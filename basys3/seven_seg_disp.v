==> flow/design.v <==
module seven_seg_disp #(
    parameter           I_CLK_FRQ = 100_000_000,
    parameter           REFRESH = 60,
    parameter           DIGITS = 4
) (
    input               i_clk, 
    input               i_rst,
    input signed [10:0] i_data,
    input               i_en, 
    output  reg [3:0]   o_anodes,
    output wire [6:0]   o_segment
);
    reg                 sign;
    reg         [10:0]  num;
    reg         [1:0]   anode;
    reg         [3:0]   currentNum;
    reg         [10:0]  mod10, mod100, mod1000, pipe_num;
    reg         [3:0]   ones, tens, hundreds, thousands;
    localparam  [3:0]   an_en = {~(DIGITS == 4), ~(DIGITS >= 3), ~(DIGITS >= 2), ~(DIGITS >= 1)};
    wire                display_clk;
    clockdiv #(
        .I_CLK_FRQ(I_CLK_FRQ),
        .FREQUENCY(REFRESH*4)
    ) disp_clk_div (
        .i_clk(i_clk),
        .i_rst(i_rst),
        .o_clk(display_clk)
    );
    DecimalDecoder decode (currentNum, o_segment);
    initial begin
        anode = 2'b00;
        num = 16'b0;
        sign = 0;
    end
    always @ ( posedge i_clk ) begin
        if ( i_rst ) begin
            anode <= 0;
            num <= 0;
            sign <= 0;
        end else if ( display_clk ) begin 
            anode <= anode + 1;
            if ( i_en ) begin 
                if (i_data >= 0) begin
                    num <= i_data;
                    sign <= 0;
                end
                else begin
                    num <= ~i_data + 1;
                    sign <= 1;
                end
            end
            case ( anode )
                2'b00: begin
                    o_anodes <= {3'b111, an_en[0]};
                    currentNum <= ones;
                end
                2'b01: begin
                    o_anodes <= {2'b11, an_en[1], 1'b1};
                    currentNum <= (DIGITS == 1 && sign) ? 4'hf : tens;
                end
                2'b10: begin
                    o_anodes <= {1'b1, an_en[2], 2'b11};
                    currentNum <= (DIGITS == 2 && sign) ? 4'hf : hundreds;
                end
                2'b11: begin
                    o_anodes <= {an_en[3], 3'b111};
                    currentNum <= sign ? 4'hf : thousands;
                end
            endcase
        end else begin
            mod10 <= num % 10;
            mod100 <= num % 100;
            mod1000 <= num % 1000;
            pipe_num <= num;
            ones <= mod10;
            tens <= mod100 / 10;
            hundreds <= mod1000 / 100;
            thousands <= pipe_num / 1000;
        end
    end
endmodule
module DecimalDecoder(bin, cathodes);
    input       [3:0]   bin;
    output  reg [6:0]   cathodes;
    always @* begin
        case ( bin )
            4'd1:       cathodes = 7'b1111001;
            4'd2:       cathodes = 7'b0100100;
            4'd3:       cathodes = 7'b0110000;
            4'd4:       cathodes = 7'b0011001;
            4'd5:       cathodes = 7'b0010010;
            4'd6:       cathodes = 7'b0000010;
            4'd7:       cathodes = 7'b1111000;
            4'd8:       cathodes = 7'b0000000;
            4'd9:       cathodes = 7'b0011000;
            4'hf:       cathodes = 7'b0111111;  
            default:    cathodes = 7'b1000000;
        endcase
    end
endmodule 
module clockdiv #(
    parameter           I_CLK_FRQ = 100_000_000,
    parameter           FREQUENCY = 1  
) (
    input wire          i_rst,
    input wire          i_clk,
    output reg          o_clk
);
    localparam integer  divider = I_CLK_FRQ / FREQUENCY;
    localparam integer  width   = $clog2(divider);
    reg [width-1:0]     counter;
    initial begin
        o_clk = 0;
        counter = 0;
    end
    always @( posedge i_clk ) begin
        if ( i_rst ) begin
            counter <= 0;
            o_clk <= 0;
        end else if ( counter == divider - 1 ) begin
            counter <= 0;
            o_clk <= 1;
        end else begin
            counter <= counter + 1;
            o_clk <= 0;
        end
    end
endmodule
### Tool chain data of seven_seg_disp

The steps from the RTL of seven_seg_disp to its reports follow in flow order.
Line numbers count from 1 in the design file above.
Library cell names are shortened.
The mark - stands for no value.

* top module: seven_seg_disp
* clock input: i_clk
* cell library: sky130hd
* corner: tt_025C_1v80

### After elaboration

Source: Yosys, flattened and elaborated, memories not mapped. Widths are those after wreduce. Print and check cells do not count. Equal cells are merged and count once.
Yosys's memory passes give these memory sizes; they may raise the number of words (mostly to a power of two), join words into wider ones and drop unused or constant bits.

* register bits after elaboration: 95
* bits in latches: 0
* bits in writable memories: 0
* bits in read-only memories: 112
* clocked read ports x word width: 7
* memories kept: 1
* bits of input ports: 14
* output and inout bits: 11
* cells after elaboration: 45

* add/sub/neg operators: 3
* $mul: 0
* divide/modulo/power cells: 6
* order comparisons: 1
* eq/ne operators: 4
* shifts and indexed selects: 0
* mux-type cells: 7
* bitwise operators: 3
* reductions and logical operators: 5

Memory list
* (name not given): depth 16, width 7, rd ports 1, write ports 0, line 86 `case ( bin )`

Operators with widths (count)
* 11-bit by 10-bit divider with 32-bit output with constant B: 1
* 11-bit by 10-bit remainder unit with 32-bit output with constant B: 1
* 11-bit by 7-bit divider with 32-bit output with constant B: 1
* 11-bit by 7-bit remainder unit with 32-bit output with constant B: 1
* 11-bit by 4-bit divider with 32-bit output with constant B: 1
* 11-bit by 4-bit remainder unit with 32-bit output with constant B: 1
* 4-bit case mux with 4-bit select: 2
* 19-bit by 1-bit adder with 19-bit output with constant B: 1
* 19-bit == test with constant B: 1
* 11-bit by 1-bit >= comparator with 1-bit output with constant B: 1
* 11-bit by 2-bit adder with 11-bit output with constant B: 1
* 11-bit inverter: 1
* 11-bit two-way mux: 1
* 4-bit two-way mux: 2
* 2-bit AND reduction: 3
* 2-bit == test with constant B: 2
* 1-bit inverter: 2
* 2-bit by 1-bit adder with 2-bit output with constant B: 1
* 2-bit by 1-bit == test with 1-bit output with constant B: 1
* 2-bit zero test: 1
* 2-bit OR reduction: 1
* 1-bit two-way mux: 2

### Logic depth

Yosys ltp: most cells in a row. Word level: on the elaborated netlist, between registers, memories and ports. Mapped: between sequential cells and ports; inverters and the memories' decode and read muxes count.

* depth in word-level cells: 3
* ABC_AREA: 0
* mapped depth: 20
* gate-level depth less buffers: 18

### Mapped cells and area

Source: synth_stat.txt of the flow (Yosys; design flattened, memories mapped). It holds for the ABC_AREA given above (unset counts as 0); a run with the other value may have another netlist.
The area totals of this step are shown rounded.

Cells by type
* edfxtp_1: count 53, area in all 1.59E+03 um^2
* dfxtp_1: count 41, area in all 820.787 um^2
* nor2_1: count 107, area in all 401.635 um^2
* nand2_1: count 92, area in all 345.331 um^2
* a21oi_1: count 61, area in all 305.293 um^2
* xnor2_1: count 29, area in all 253.994 um^2
* o21ai_0: count 49, area in all 245.235 um^2
* ha_1: count 19, area in all 237.728 um^2
* a211oi_1: count 26, area in all 195.187 um^2
* nand3_1: count 38, area in all 190.182 um^2
* xor2_1: count 21, area in all 183.926 um^2
* nor3_1: count 32, area in all 160.154 um^2
* a31oi_1: count 23, area in all 143.888 um^2
* mux2i_1: count 14, area in all 140.134 um^2
* inv_1: count 34, area in all 127.622 um^2
* o31ai_1: count 17, area in all 127.622 um^2
* o211ai_1: count 16, area in all 120.115 um^2
* or3_1: count 18, area in all 112.608 um^2

Not listed: further types 92, cells in them 347.

* cells in the netlist: 1037
* cell area after synthesis: 8440 um^2
* area of sequential cells: 2410 um^2
* flip-flops: 94
* buffer cells: 55

By module: a second synthesis without flattening, with its own total; a netlist apart from the flattened one above.

* cell total of the unflattened synthesis: 1010
* area total of the unflattened synthesis: 8220 um^2

Rows give one instance, submodules left out.

By module
* seven_seg_disp: times used 1, cells 877, area 7070 um^2, sequential area 1870 um^2
* clockdiv: times used 1, cells 103, area 918 um^2, sequential area 400 um^2
* DecimalDecoder: times used 1, cells 30, area 234 um^2, sequential area 0.0 um^2

### Worst setup path after synthesis

Path of least setup slack by OpenSTA after synthesis, without wires, with an ideal clock, recovery checks aside; 20% of the period is set as input and as output delay. Where synthesis merged equal registers, the netlist keeps one of their names.

* kind: reg-to-reg
* start: reg num[8]
* end: reg mod10[2]
* period: 7990 ps
* setup time: 273 ps
* time at the first pin: 0 ps
* arrival: 4611 ps
* required time: 7717 ps
* slack: 3106 ps
* path delay: 4884 ps
* stages on the path: 19
* path buffers: 1
* synthesis period reached: 4884 ps

"path delay" is the arrival time less input delay plus setup time.
"stages on the path" counts driving pins, that of a launching flip-flop among them; a cell with two outputs on the path counts twice.
"synthesis period reached" is the clock period less the worst setup slack; recovery checks do not enter. This is arithmetic on one report: input and output delays are still those of the set period (20% each).
The rows between start and end are the longest chain of elaborated cells between them; the timing report does not say that the signal goes this way. Where chains are equally long, one stands for them.
Each line given opens the expression or statement behind the cell; cells for indexed reads and writes are added by Yosys, which also makes memories of some case tables.
A register here has more assigning lines than the two given.

* cells stage by stage: dfxtp_1 -> buf_2 -> nor2_1 -> inv_1 -> ha_1 -> nand2b_1 -> o32a_1 -> o22ai_1 -> or4_1 -> o211ai_2 -> nor2_1 -> a311oi_4 -> mux2_2 -> a21oi_4 -> a22oi_1 -> nor4_2 -> or3b_1 -> a311oi_2 -> o311ai_1
* cells in the longest elaborated chain: 1
* elaborated cells between the ends (all ways): 1
* source lines of those cells: 1
* those cells by class: 1 x div

RTL lines, path post-synthesis
* start, declared: line 14 `reg         [10:0]  num;`
* start, assigned: line 44 `num <= i_data;`
* start, assigned: line 48 `num <= ~i_data + 1;`
* 11-bit by 4-bit remainder unit with 32-bit output: line 71 `mod10 <= num % 10;`
* end, assigned: line 71

### Path in the finished layout

Path of least setup slack in the final report of run 1 (OpenROAD, finished layout, wires in). Where an end is a register, its clock arrival counts in the times.
The path's times are printed in steps of 10 ps; the period is the one set.

* kind: reg-to-reg
* start: reg num[7]
* end: reg mod100[8]
* period: 8290 ps
* setup time: 180 ps
* time at the first pin: 360 ps
* arrival: 6150 ps
* required time: 8460 ps
* slack: 2310 ps
* stages on the path: 18
* path buffers: 1

The rows between start and end are the longest chain of elaborated cells between them; the timing report does not say that the signal goes this way. Where chains are equally long, one stands for them.
A register here has more assigning lines than the two given.

* cells stage by stage: dfxtp_1 -> buf_4 -> o31ai_2 -> inv_1 -> ha_1 -> nand2b_1 -> o21ai_1 -> nand4_1 -> a2111oi_1 -> or4_1 -> nor2_1 -> or3_1 -> a2111oi_0 -> nor2_1 -> o31ai_2 -> nand2_1 -> or3_1 -> a31oi_1
* cells in the longest elaborated chain: 1
* elaborated cells between the ends (all ways): 1
* source lines of those cells: 1
* those cells by class: 1 x div

RTL lines, path post-layout
* start, declared: line 14 `reg         [10:0]  num;`
* start, assigned: line 44 `num <= i_data;`
* start, assigned: line 48 `num <= ~i_data + 1;`
* 11-bit by 7-bit remainder unit with 32-bit output: line 72 `mod100 <= num % 100;`
* end, assigned: line 72
* end, declared: line 17 `reg         [10:0]  mod10, mod100, mod1000, pipe_num;`

Add stored flow runs of seven_seg_disp

Top module seven_seg_disp; platform sky130hd; tools Yosys and OpenROAD; 2 stored runs in no particular order. Input and output delays are each 20% of the period that was set; the output load is 0.01 pF.
"period reached" means the clock period less the worst setup slack. The figure is calculated, with input and output delays left at 20% of the set period.
"time of the worst setup path" means the part of the period allowed to the worst setup path (the constraints hold back 20% at inputs and 20% at outputs) less its slack; where the path has registers, the arrival times of their clocks count too.
"overall power" is the tool's figure for a default switching activity; nothing was simulated.
"time of the worst setup path" is known to 10 ps.
Results are given in rounded form.

### Run 1

Settings: `period_ns=8.29`, `CORE_UTILIZATION=21`, `PLACE_DENSITY_LB_ADDON=0.09`, `CORE_ASPECT_RATIO=0.56`, `GPL_TIMING_DRIVEN=1`, `GPL_ROUTABILITY_DRIVEN=1`, `SLEW_MARGIN=15`, `MAX_ROUTING_LAYER=met5`, `CAP_MARGIN=20`, `CORE_MARGIN=2`

- Utilization: 24.2 %
- Time of the worst setup path: 5980 ps
- Worst path kind: reg-to-reg
- Cell area after synthesis: 8440 um^2
- Overall power: 0.0011 W
- Setup slack of the critical path: 2310 ps
- Period reached: 5979 ps
- Sum of negative setup slack: 0 ps
- Smallest hold slack: 474 ps
- Area of the standard cells in the finished layout: 9510 um^2
- Die footprint: 41900 um^2

### Run 2

Settings: `period_ns=8.41`, `CAP_MARGIN=20`, `CORE_MARGIN=2`, `CORE_UTILIZATION=40`, `SLEW_MARGIN=20`

- Smallest hold slack: 423 ps
- Utilization: 43.8 %
- Overall power: 0.00106 W
- Sum of negative setup slack: 0 ps
- Setup slack of the critical path: 2570 ps
- Period reached: 5844 ps
- Die footprint: 22300 um^2
- Area of the standard cells in the finished layout: 9150 um^2
- Time of the worst setup path: 5840 ps
- Worst path kind: reg-to-reg
- Cell area after synthesis: 8440 um^2
